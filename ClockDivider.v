==> flow/design.v <==
`timescale 1ns / 1ps
module ClockDivider(
    input clk,
    input rst,
    output slowClk
    );
    reg[17:0] counter;
    always @ (posedge clk or posedge rst)
    begin
    if (rst)
    counter=6'b000000;
    else
    counter=counter+1; 
    end  
    assign slowClk=(counter<131072)?1'b1:1'b0;
endmodule
* Reports on ClockDivider
What the tools print for ClockDivider, step after step. Lines are those of the file above, counted from 1. Operators carry their Yosys type and port widths (W data, S select, Z words). Library cell names are shortened. A cell with -- has no value.
Set-up: top module ClockDivider, clock input clk, cell library sky130hd, library corner tt_025C_1v80

* Elaborated design
Source: Yosys, flattened and elaborated, memories not mapped. Widths are those after wreduce; folded enables and synchronous resets count as part of the registers. Registers that Yosys merges into a memory's read port (data or address) are not register bits. Print and check cells do not count. Equal cells are merged and count once.
Bit counts: flip-flop bits (word level) 18, input bits 2, cells after elaboration 4
Cells by class: $add $sub $neg 1, magnitude comparators 1, mux-type cells 1
Operators with widths (number):
- $add A18 B1 Y18 const B | 1
- $lt A18 B18 Y1 const B | 1
- $mux W1 | 1

* Depth
Depth = most cells in a row (Yosys ltp): at word level without a register or memory, in the mapped netlist without a sequential cell, where the memories' decode and read muxes count.
Depth: depth after elaboration 2, ABC_AREA 0, gate-level depth with buffers 5, gate-level depth less buffers 5

* Mapped cells and area
Yosys stat after the flow's synthesis: flattened, memories mapped to cells. It holds for the ABC_AREA given above (unset counts as 0); a run with the other value may have another netlist.
Mapped netlist: standard cells after synthesis 64, cell area after synthesis 0.0007945 sq mm, flip-flop cells 18, buffers 0
Cell types (number):
- dfrtp_1 | 18
- xnor2_1 | 8
- xor2_1 | 8
- nand2_1 | 6
- nand4_4 | 1
- nor4_4 | 1
- nand3_1 | 4
- nand3_4 | 1
- inv_1 | 4
- nor2_1 | 4
- ha_1 | 1
- nand3_2 | 1
- nor3_2 | 1
- and4_1 | 1
- and3_1 | 1
- nand4_1 | 1
- nor4_1 | 1
- or2_1 | 1
- nor3_1 | 1

* Path before layout
Source: OpenSTA report_checks on the synthesized netlist (no wires, ideal clock, input and output delay 20% of the period each), path of least setup slack; recovery checks are left aside. Register names are those of the netlist, which keeps one name where synthesis merged equal registers.
Timing path after synthesis: kind reg2reg, start register counter[0], end register counter[12], period 1.25 ns, setup time 0.079 ns, time at the first pin 0.000 ns, arrival time 1.239 ns, required time 1.171 ns, setup slack -0.068 ns, path delay 1.318 ns, driving pins on the path 6, path buffers 0, period reached after synthesis 1.318 ns
"path delay" = arrival - input delay + setup time. "driving pins on the path" counts driving pins, that of a launching flip-flop among them; a cell with two outputs on the path counts twice. "period reached after synthesis" is the clock period less the worst setup slack; recovery checks do not enter. This is arithmetic on one report: input and output delays are still those of the set period (20% each). Between the ends stands the longest chain of elaborated cells between them, by number of cells; it is not shown to be the way that was timed. Of several equally long chains one is given. A line is the first line of the expression or statement that the cell stems from. Yosys adds cells for indexed reads and writes and turns some case tables into memories.
Between the ends, after synthesis: cell sequence dfrtp_1 > ha_1 > nand3_2 > nor3_1 > and4_1 > xor2_1, length of the longest elaborated chain 1
RTL lines, path after synthesis:
- start, declared | RTL line 7 | reg[17:0] counter;
- start, assigned | RTL line 11 | counter=6'b000000;
- start, assigned | RTL line 13 | counter=counter+1;
- $add A18 B1 Y18 | RTL line 13
- end, assigned | RTL line 11
- end, assigned | RTL line 13
- end, declared | RTL line 7

* Worst path after layout
From the final timing report of flow run 2: the path of least setup slack in the routed layout; clock arrival at registers is part of the times.
Timing path after layout: kind reg2out, start register counter[17], end output port slowClk, period 2.56 ns, time at the first pin 0.28 ns, arrival time 1.27 ns, required time 2.05 ns, setup slack 0.78 ns, driving pins on the path 3, path buffers 1
Between the ends stands the longest chain of elaborated cells between them, by number of cells; it is not shown to be the way that was timed. Of several equally long chains one is given.
Between the ends, after layout: cell sequence dfrtp_1 > inv_1 > clkdlybuf4s50_1, length of the longest elaborated chain 2
RTL lines, path after layout:
- start, declared | RTL line 7 | reg[17:0] counter;
- start, assigned | RTL line 11 | counter=6'b000000;
- start, assigned | RTL line 13 | counter=counter+1;
- $lt A18 B18 Y1 | RTL line 15 | assign slowClk=(counter<131072)?1'b1:1'b0;
- $mux W1 | RTL line 15
- end, declared | RTL line 5 | output slowClk

Subject: flow runs of ClockDivider

Hi,

Stored flow runs of ClockDivider (2 of them; Yosys, OpenROAD, sky130hd). They differ in their settings and are not a sequence. Constraints: input delay and output delay 20% of the set period each, output load 0.01 pF.
By "achieved clock period" is meant the clock period of the run minus its worst setup slack. This is arithmetic on one report: input and output delays are still those of the set period (20% each).
"worst setup path time" means the part of the period allowed to the worst setup path (the constraints hold back 20% at inputs and 20% at outputs) less its slack; where the path has registers, the arrival times of their clocks count too.
"power": no workload was simulated; the value follows from the tool's default switching activity.
[flow run 1] settings: period_ns=1.15, CORE_UTILIZATION=58, SETUP_SLACK_MARGIN=0.22, PLACE_DENSITY_LB_ADDON=0.26, HOLD_SLACK_MARGIN=0.15, CELL_PAD_IN_SITES_DETAIL_PLACEMENT=1, ABC_AREA=1, GPL_ROUTABILITY_DRIVEN=1, CTS_CLUSTER_SIZE=94, CAP_MARGIN=20, CORE_MARGIN=2, SLEW_MARGIN=20
[flow run 1] result: did not finish, clock tree synthesis stopped with DPL-0033
[flow run 2] settings: period_ns=2.56, CAP_MARGIN=20, CORE_MARGIN=2, CORE_UTILIZATION=40, SLEW_MARGIN=20
[flow run 2] result: chip area after synthesis (Yosys) 0.0007945 sq mm, die area 0.0023586 sq mm, standard-cell area of the final layout 0.0008846 sq mm, utilization 0.46, worst setup slack after layout 0.782 ns, total negative slack 0.000 ns, worst hold slack 0.480 ns, power 461.4 uW, achieved clock period 1.778 ns, worst setup path time 1.27 ns, worst setup path kind reg2out

Regards
