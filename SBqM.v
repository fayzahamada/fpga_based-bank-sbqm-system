==> flow/design.v <==
`timescale 1ns / 1ps
module DFlipFlop(input clk,
                       rst,
                       D,
                output reg Q
    );
    always @ (posedge clk or posedge rst) 
    begin
     if (rst)
        Q <= 1'b0;
        else
        Q<=D;
    end
endmodule
module Debouncer        (input clk,
                              rst,
                              Sensor,
                        output Out);
  wire Q1,Q2;                      
 DFlipFlop DFlipFlopU0(clk,rst, Sensor,Q1 );
DFlipFlop DFlipFlopU1(clk,rst, Q1,Q2 ); 
assign Out =Q1 &~ Q2;
endmodule       
`timescale 1ns / 1ps
module DecoderPcount (bcd, dec); 
input [2:0]bcd; 
output reg [6:0]dec;
always@(bcd)
begin
	case(bcd)
	3'b000: dec = ~7'b1111110;  
	3'b001: dec = ~7'b0110000;  
	3'b010: dec = ~7'b1101101;  
	3'b011: dec = ~7'b1111001;  
	3'b100: dec = ~7'b0110011;  
	3'b101: dec = ~7'b1011011;  
	3'b110: dec = ~7'b1011111;  
	3'b111: dec = ~7'b1110000;  
	default : dec = ~7'b1111110;  
endcase
end 
endmodule
module DecoderWTime (WTime, Tens,Uints); 
input [4:0]WTime; 
output reg [6:0]Tens;
output reg [6:0]Uints;
always@(*)
begin
	Tens=~7'b1111110;
	case(WTime)
	5'b00000: Uints = ~7'b1111110;  
	5'b00001: Uints = ~7'b0110000;  
	5'b00010: Uints = ~7'b1101101;  
	5'b00011: Uints = ~7'b1111001;  
	5'b00100: Uints= ~7'b0110011;   
	5'b00101: Uints = ~7'b1011011;  
	5'b00110: Uints = ~7'b1011111;  
	5'b00111: Uints = ~7'b1110000;  
	5'b01000: Uints = ~7'b1111111;  
	5'b01001: Uints = ~7'b1111011;  
	5'b01010: begin
	          Tens =~7'b0110000 ; 
			  Uints =~ 7'b1111110;
			  end  
	5'b01011:begin Tens = ~7'b0110000;
			Uints = ~7'b0110000;
	end   
	5'b01100:begin Tens = ~7'b0110000;
			Uints = ~7'b1101101;
	end   
        5'b01101:begin Tens = ~7'b0110000;
				Uints = ~7'b1111001;
	end   
	5'b01110:begin Tens = ~7'b0110000; 
				Uints = ~7'b0110011;
	end   
	5'b01111:begin Tens = ~7'b0110000;
				Uints = ~7'b1011011;
	end   
	5'b10000:begin Tens = ~7'b0110000;
			Uints = ~7'b1011111;
	end   
	5'b10001:begin Tens = ~7'b0110000;
				Uints = ~7'b1110000;
	end   
	5'b10010:begin Tens = ~7'b0110000; 
			Uints = ~7'b1111111;
	end   
	5'b10011:begin Tens = ~7'b0110000; 
			Uints = ~7'b1111011;
	end   
	5'b10100:begin Tens = ~7'b1101101 ;
	Uints = ~ 7'b1111110;
	end 
 	5'b10101:begin Tens = ~7'b1101101 ;
	Uints = ~7'b0110000 ;
	end   
        5'b10110:begin Tens = ~7'b1101101  ;
		Uints = ~7'b1101101;
	end   
	5'b10111:begin Tens = ~7'b1101101 ;
	Uints = ~7'b1111001;
	end   
	5'b11000:begin Tens = ~7'b1101101 ;
	Uints = ~7'b0110011;
	end   
	5'b11001:begin Tens = ~7'b1101101 ;
	Uints = ~7'b1011011;
	end   
	5'b11010:begin Tens = ~7'b1101101 ;
	Uints = ~7'b1011111;
	end   
	5'b11011:begin Tens = ~7'b1101101 ;
	Uints = ~7'b1110000;
	end   
        5'b11100:begin Tens = ~7'b1101101  ;
		Uints =~7'b1111111;
	end   
	5'b11101:begin Tens = ~7'b1101101 ;
	Uints  = ~7'b1111011;
	end   
	5'b11110:begin Tens = ~7'b1111001 ;
	Uints = ~ 7'b1111110;
	end   
	5'b11111:begin Tens = ~7'b1111001 ;
	Uints = ~7'b0110000;
	end  
	default : Uints = ~7'b1111110;  
endcase
end 
endmodule
`timescale 1ns / 1ps
module FSM(
    input clk,
    input rst,
    input FSMIn,
    input FSMOut,
    output reg Up,
    output reg Down
    );
    parameter IDLE  = 3'b00,StateUp = 3'b01,StateDown = 3'b11 ;
     reg   [1:0]          state        ; 
     reg   [1:0]          next_state   ; 
    always @ (*)
    begin 
    next_state=2'b00;
    case(state)
    IDLE:if(FSMIn==1'b1 && FSMOut==1'b0)
         begin
         next_state=StateUp;
         end
         else if (FSMIn==1'b0 && FSMOut==1'b1)
         begin
         next_state=StateDown;
         end
         else
         begin
         next_state=IDLE;
         end
  StateUp :next_state=IDLE;
  StateDown :next_state=IDLE;
  default :next_state=IDLE;
    endcase
    end
    always @ (posedge clk or posedge rst)
  begin 
    if (rst) 
    begin
      state <= IDLE;  
    end 
    else
     begin
      state <=next_state;
    end
  end
    always @(posedge clk or posedge rst)
    begin
    if (rst)
    begin
    Up=1'b0;
    Down=1'b0;
    end
    else
    begin
    case(state)
    IDLE:begin
    Up=1'b0;
    Down=1'b0;
    end
    StateUp:begin
    Up=1'b1;
    Down=1'b0;
    end
    StateDown:
    begin
    Up=1'b0;
    Down=1'b1;
    end
    default:
    begin
    Up=1'b0;
    Down=1'b0;
    end
    endcase
    end
    end
        endmodule
`timescale 1ns / 1ps
module MemTCountOne(
    input clk,
    input [2:0] PCount,
    output reg [4:0]  WTimeOfTCountOne
    );
   always @(posedge clk)
   begin
   case (PCount)
   3'b000:WTimeOfTCountOne=5'b00000;
   3'b001:WTimeOfTCountOne=5'b00011;
   3'b010:WTimeOfTCountOne=5'b00110;
   3'b011:WTimeOfTCountOne=5'b01001;
   3'b100:WTimeOfTCountOne=5'b01100;
   3'b101:WTimeOfTCountOne=5'b01111;
   3'b110:WTimeOfTCountOne=5'b10010;
   3'b111:WTimeOfTCountOne=5'b10101;
   default:WTimeOfTCountOne=5'b00000;
   endcase 
   end
endmodule
`timescale 1ns / 1ps
module MemTCountThree(
    input clk,
    input [2:0] PCount,
    output reg [4:0]  WTimeOfTCountThree
    );
   always @(posedge clk)
   begin
   case (PCount)
   3'b000:WTimeOfTCountThree=5'b00010;
   3'b001:WTimeOfTCountThree=5'b00011;
   3'b010:WTimeOfTCountThree=5'b00100;
   3'b011:WTimeOfTCountThree=5'b00101;
   3'b100:WTimeOfTCountThree=5'b00110;
   3'b101:WTimeOfTCountThree=5'b00111;
   3'b110:WTimeOfTCountThree=5'b01000;
   3'b111:WTimeOfTCountThree=5'b01001;
   default:WTimeOfTCountThree=5'b00000;
   endcase 
   end
endmodule
`timescale 1ns / 1ps
module MemTCountTwo(
    input clk,
    input [2:0] PCount,
    output reg [4:0]  WTimeOfTCountTwo
    );
   always @(posedge clk)
   begin
   case (PCount)
   3'b000:WTimeOfTCountTwo=5'b00010;
   3'b001:WTimeOfTCountTwo=5'b00011;
   3'b010:WTimeOfTCountTwo=5'b00101;
   3'b011:WTimeOfTCountTwo=5'b00110;
   3'b100:WTimeOfTCountTwo=5'b01000;
   3'b101:WTimeOfTCountTwo=5'b01001;
   3'b110:WTimeOfTCountTwo=5'b01011;
   3'b111:WTimeOfTCountTwo=5'b01100;
   default:WTimeOfTCountTwo=5'b00000;
   endcase 
   end
endmodule
`timescale 1ns / 1ps
module QueueCounter(
    input clk,
    input rst,
    input Up,
    input Down,
    output [2:0] Pcount
    );
    reg [2:0] Counter;
    wire upDown;                           
    always @(posedge clk or posedge rst)           
    begin
        if(rst)
            begin
                Counter= 4'b0000;                   
            end
        else if (Up==1'b1 && Down==1'b0 && (Counter!=3'b111))  
            begin
                Counter = Counter + 4'b1;      
            end  
       else if(Up==1'b0 && Down==1'b1 && (Counter!=3'b000))  
            begin
              Counter = Counter - 4'b1;      
            end
        else
        begin
        Counter=Counter;
        end               
    end 
    assign Pcount=Counter;
endmodule
`timescale 1ns / 1ps
module ROM(
    input clk,
    input [2:0] PCount,
    input TellerOne,
    input TellerTwo,
    input TellerThree,
    output  [4:0] WTime
    );
    wire [1:0] TCount;
    wire [4:0] WTimeOfTCountOne,
                WTimeOfTCountTwo,
                  WTimeOfTCountThree;
      reg [4:0] WTimeReg;
     MemTCountOne MemTCountOneU0 (
     clk,
     PCount,
     WTimeOfTCountOne
    );
     MemTCountTwo MemTCountTwoU0 (
     clk,
     PCount,
     WTimeOfTCountTwo
    );
         MemTCountThree MemTCountThreeU0 (
     clk,
     PCount,
     WTimeOfTCountThree
    );
   always @(*)
  begin
    case (TCount)
      2'b00  : WTimeReg <= 5'b11111;
      2'b01  :  WTimeReg <= WTimeOfTCountOne;
      2'b10  :  WTimeReg <= WTimeOfTCountTwo;
      2'b11  :  WTimeReg <=WTimeOfTCountThree;
      default :  WTimeReg <= 5'b00000;
    endcase
  end    
    assign TCount=TellerOne+TellerTwo+TellerThree;
    assign WTime=WTimeReg;
endmodule
`timescale 1ns / 1ps
module SBqM(input clk,
            input      rst,
             input     SensorIn,
               input   SensorOut,
                 input TellerOne,
                 input TellerTwo,
                 input TellerThree,
             output Empty,
             output       Full,
              output      [6:0] WTimeTensSevenSegment, 
                  output  [6:0] WTimeUintsSevenSegment,  
                   output [6:0] PCountSevenSegment       
    );
    wire 
         In,
         Out,
         Up,
         Down;
    wire [2:0] Pcount;     
    wire [4:0] WTime;
    assign Empty =~(Pcount[2] | Pcount[1] | Pcount[0]); 
    assign Full=Pcount[2] & Pcount[1]& Pcount[0];
    Debouncer DebouncerSensorIn ( .clk(clk),
                              .rst(rst),
                              .Sensor(SensorIn),
                              .Out(In));
     Debouncer DebouncerSensorOut ( .clk(clk),
                              .rst(rst),
                              .Sensor(SensorOut),
                              .Out(Out)); 
       FSM Contoller (
     .clk(clk),
     .rst(rst),
     .FSMIn(In),
     .FSMOut(Out),
     .Up(Up),
      .Down(Down)
    );                            
     QueueCounter QueueCounterU0(
    . clk(clk),
    . rst(rst),
    . Up(Up),
    . Down(Down),
    . Pcount(Pcount)
    );     
     ROM ROMU0(
    . clk(clk),
    . PCount(Pcount),
    . TellerOne(TellerOne),
    . TellerTwo(TellerTwo),
    . TellerThree(TellerThree),
    .  WTime(WTime)
    );
     DecoderWTime DecoderWTimeU0 (
                                   .WTime(WTime),
                                    .Tens(WTimeTensSevenSegment),
                                    .Uints(WTimeUintsSevenSegment));
     DecoderPcount DecoderPcountU0 (Pcount, PCountSevenSegment);                                     
endmodule
# Step by step through the tools: SBqM
# Tool output for the design above, in the order of the flow.
# Lines are those of the file above, counted from 1.
# Operators carry their Yosys type and port widths (W data, S select, Z words).
# Cell names lack the library's common part.
# A cell with n/a has no value.
[design] design="SBqM" clock_port="clk" lib="sky130hd" pvt_corner="tt_025C_1v80"

# Word-level counts
# Yosys after proc, flatten, opt, wreduce and memory -nomap, before mapping. Memory bits, and registers merged into a memory's read port (data or address), are not among the register bits. Print and check cells are not counted.
# Yosys's memory passes give these memory sizes; they may raise the number of words (mostly to a power of two), join words into wider ones and drop unused or constant bits.
[word_totals] mem_count=5 clocked_rd_ports_x_width=13 ff_bits=21 output_inout_bits=23 romBits=576
[classes] addsub=4 logic=13 eq_ne=6 mux=8 reduce_and_logical=10
[mem_list] name="(no name shown)" words=32 width=13 rd=1 write_ports=0 line_no=50 source="case(WTime)"
[mem_list] name="(no name shown)" words=8 width=7 rd=1 write_ports=0 line_no=30 source="case(bcd)"
[mem_list] name="(no name shown)" words=8 width=5 rd=1 write_ports=0 line_no=216 source="case (PCount)"
[mem_list] name="(no name shown)" words=8 width=4 rd=1 write_ports=0 line_no=237 source="case (PCount)"
[mem_list] name="(no name shown)" words=8 width=4 rd=1 write_ports=0 line_no=258 source="case (PCount)"
[ops] cell="$pmux W5 S4" n=1
[ops] cell="$not A1 Y1" n=7
[ops] cell="$logic_and A1 B1 Y1" n=6
[ops] cell="$eq A2 B2 Y1 const B" n=3
[ops] cell="$mux W3" n=2
[ops] cell="$mux W2" n=3
[ops] cell="$and A1 B1 Y1" n=4
[ops] cell="$eq A2 B1 Y1 const B" n=2
[ops] cell="$logic_not A2 Y1" n=2
[ops] cell="$add A3 B1 Y3 const B" n=1
[ops] cell="$sub A3 B1 Y3 const B" n=1
[ops] cell="$ne A3 B3 Y1 const B" n=1
[ops] cell="$reduce_bool A3 Y1" n=1
[ops] cell="$add A1 B1 Y2" n=1
[ops] cell="$or A1 B1 Y1" n=2
[ops] cell="$add A2 B1 Y2" n=1
[ops] cell="$reduce_bool A2 Y1" n=1
[ops] cell="$mux W1" n=2

# Depth
# Yosys ltp: most cells in a row. Word level: on the elaborated netlist, between registers, memories and ports. Mapped: between sequential cells and ports; inverters and the memories' decode and read muxes count.
[depth] depth_word=7 ABC_AREA=0 ltp_mapped=13

# After synthesis
# The flow's flattened synthesis, as Yosys stat reports it; memories are mapped. The netlist is that of the ABC_AREA named above (0 if unset); the other value can give another one.
# The area totals of this step are shown rounded.
[mapped] synth_area_um2=1500 mapped_cells=163 ff_cells=22
[types] cell_type="dfrtp_1" n=11 area_total_um2=275.264
[types] cell_type="dfxtp_1" n=10 area_total_um2=200.192
[types] cell_type="ha_1" n=16 area_total_um2=200.192
[types] cell_type="mux2i_1" n=6 area_total_um2=60.058
[types] cell_type="inv_1" n=14 area_total_um2=52.55
[types] cell_type="nor2_1" n=14 area_total_um2=52.55
[types] cell_type="fa_1" n=2 area_total_um2=40.038
[types] cell_type="o21ai_0" n=8 area_total_um2=40.038
[types] cell_type="nand2_1" n=10 area_total_um2=37.536
[types] cell_type="a21oi_1" n=7 area_total_um2=35.034
[types] cell_type="mux2_2" n=3 area_total_um2=33.782
[types] cell_type="and2_1" n=5 area_total_um2=31.28
[types] cell_type="nor2b_1" n=5 area_total_um2=31.28
[types] cell_type="a221o_1" n=3 area_total_um2=30.029
[types] cell_type="dfstp_2" n=1 area_total_um2=26.275
[types] cell_type="nand2b_1" n=4 area_total_um2=25.024
[types] cell_type="nor3_1" n=5 area_total_um2=25.024
[types] cell_type="o21ai_1" n=5 area_total_um2=25.024
# Other cell types: 27; their cells: 34.
# By module: a second synthesis without flattening, with its own total; a netlist apart from the flattened one above.
[unflattened] hier_cells=214 area_unflattened_um2=1920
# Each row is one instance without its submodules.
[by_module] mod="DecoderWTime" n_cells=79 mod_seq_area_um2=0.0 n_inst=1 area_um2=513
[by_module] mod="QueueCounter" n_cells=32 mod_seq_area_um2=75.1 n_inst=1 area_um2=299
[by_module] mod="FSM" n_cells=13 mod_seq_area_um2=126 n_inst=1 area_um2=181
[by_module] mod="MemTCountOne" n_cells=15 mod_seq_area_um2=100 n_inst=1 area_um2=180
[by_module] mod="ROM" n_cells=21 mod_seq_area_um2=0.0 n_inst=1 area_um2=166
[by_module] mod="MemTCountTwo" n_cells=14 mod_seq_area_um2=80.1 n_inst=1 area_um2=160
[by_module] mod="DecoderPcount" n_cells=19 mod_seq_area_um2=0.0 n_inst=1 area_um2=153
[by_module] mod="DFlipFlop" n_cells=2 mod_seq_area_um2=25.0 n_inst=4 area_um2=28.8
[by_module] mod="MemTCountThree" n_cells=9 mod_seq_area_um2=80.1 n_inst=1 area_um2=111
[by_module] mod="Debouncer" n_cells=1 mod_seq_area_um2=0.0 n_inst=2 area_um2=13.8
[by_module] mod="SBqM" n_cells=2 mod_seq_area_um2=0.0 n_inst=1 area_um2=16.3

# Timing after synthesis
# Path of least setup slack by OpenSTA after synthesis, without wires, with an ideal clock, recovery checks aside; 20% of the period is set as input and as output delay. Where synthesis merged equal registers, the netlist keeps one of their names.
[synth_path] kind="in2out" startpoint="in TellerOne" endpoint="out WTimeUintsSevenSegment[3]" driving_pins=11 t_required_ps=2776 input_delay_ps=694 out_delay_ps=694 arrival_ps=2842 path_slack_ps=-66 path_delay_ps=2148 tclk_ps=3470 launch_ps=694 n_path_buf=1 period_less_setup_slack_ps=3536
# "path_delay_ps" = arrival - input delay + setup time.
# A path that ends at an output port has no setup time.
# "driving_pins" counts driving pins, that of a launching flip-flop among them; a cell with two outputs on the path counts twice.
# "period_less_setup_slack_ps" is the clock period less the worst setup slack; recovery checks do not enter. This is arithmetic on one report: input and output delays are still those of the set period (20% each).
# Between the ends stands the longest chain of elaborated cells between them, by number of cells; it is not shown to be the way that was timed. Of several equally long chains one is given.
# A line is the first line of the expression or statement that the cell stems from. Yosys adds cells for indexed reads and writes and turns some case tables into memories.
# A memory read counts as a cell of the chain, while the word-level depth stops at memories.
[synth_via] path_cell_list="inv_1 fa_1 buf_6 mux2i_1 mux2i_4 ha_1 nor3_1 o21ai_0 o21ai_0 a221o_1 o21ai_1" elab_chain_len=5 cone_cells=8 cone_lines=3
[synth_rtl] item="from (decl)" line_no=349 source="input TellerOne,"
[synth_rtl] item="$add A1 B1 Y2" line_no=341 source="assign TCount=TellerOne+TellerTwo+TellerThree;"
[synth_rtl] item="$add A2 B1 Y2" line_no=341
[synth_rtl] item="$eq A2 B2 Y1" line_no=333 source="case (TCount)"
[synth_rtl] item="$pmux W5 S4" line_no=333
[synth_rtl] item="$mem_v2 Z32 W13" line_no=50 source="case(WTime)"
[synth_rtl] item="to (decl)" line_no=355 source="output  [6:0] WTimeUintsSevenSegment,"

# Worst path after layout
# Path of least setup slack in the final report of flow run A (OpenROAD, finished layout, wires in). Where an end is a register, its clock arrival counts in the times.
# The path's times are printed in steps of 10 ps; the period is the one set.
[layout_path] kind="in2out" startpoint="in TellerTwo" endpoint="out WTimeUintsSevenSegment[3]" t_required_ps=2260 path_slack_ps=-510 launch_ps=560 n_path_buf=3 driving_pins=13 out_delay_ps=560 tclk_ps=2820 input_delay_ps=560 arrival_ps=2760
# Between the ends stands the longest chain of elaborated cells between them, by number of cells; it is not shown to be the way that was timed. Of several equally long chains one is given.
# A memory read counts as a cell of the chain, while the word-level depth stops at memories.
[layout_via] path_cell_list="buf_6 inv_4 fa_2 inv_4 mux2i_4 buf_6 ha_4 nor3_2 o21ai_1 o21ai_1 a221o_1 o21ai_2 buf_2" elab_chain_len=5 cone_cells=8 cone_lines=3
[layout_rtl] item="from (decl)" line_no=350 source="input TellerTwo,"
[layout_rtl] item="$add A1 B1 Y2" line_no=341 source="assign TCount=TellerOne+TellerTwo+TellerThree;"
[layout_rtl] item="$add A2 B1 Y2" line_no=341
[layout_rtl] item="$eq A2 B2 Y1" line_no=333 source="case (TCount)"
[layout_rtl] item="$pmux W5 S4" line_no=333
[layout_rtl] item="$mem_v2 Z32 W13" line_no=50 source="case(WTime)"
[layout_rtl] item="to (decl)" line_no=355 source="output  [6:0] WTimeUintsSevenSegment,"

# Top module SBqM; platform sky130hd; tools Yosys and OpenROAD; 2 stored runs in no particular order. Input and output delays are each 20% of the period that was set; the output load is 0.01 pF.
# "achieved_period_ps" = clock period - worst setup slack. The figure is calculated, with input and output delays left at 20% of the set period.
# "critical_path_time_ps" = time allowed to the worst setup path (clock period - input delay - output delay, where it has them) - its slack; a late launch clock adds to it, a late capture clock takes from it.
# "totalPower_uw" rests on the timing tool's default activity at the inputs, not on a simulated workload.
# "critical_path_time_ps" is given in steps of 10 ps.
# Results are given in rounded form.
run="flow run A" settings period_ns=2.82 CAP_MARGIN=20 CORE_MARGIN=2 CORE_UTILIZATION=40 SLEW_MARGIN=20
run="flow run A" results yosys.chip_area_um2=1500 die_footprint_um2=4240 stdcell_area_um2=2280 fin_util_pct=62.7 final_setup_ws_ps=-506 fin_tns_ps=-3990 worst_hold_slack_ps=379 totalPower_uw=2610 achieved_period_ps=3326 critical_path_time_ps=2200 timing.worst_path_kind="in2out"
run="flow run B" settings period_ns=4.01 CORE_UTILIZATION=32 SETUP_SLACK_MARGIN=1.05 PLACE_DENSITY_LB_ADDON=0.14 CORE_ASPECT_RATIO=0.57 CORE_MARGIN=7 ABC_AREA=0 GPL_ROUTABILITY_DRIVEN=1 CTS_CLUSTER_SIZE=11 CTS_CLUSTER_DIAMETER=194 CAP_MARGIN=20 MIN_ROUTING_LAYER="met1" MAX_ROUTING_LAYER="met4" SLEW_MARGIN=20
run="flow run B" results yosys.chip_area_um2=1500 die_footprint_um2=6860 stdcell_area_um2=2490 fin_util_pct=56.5 final_setup_ws_ps=204 fin_tns_ps=0 worst_hold_slack_ps=374 totalPower_uw=1970 achieved_period_ps=3806 critical_path_time_ps=2200 timing.worst_path_kind="in2out"
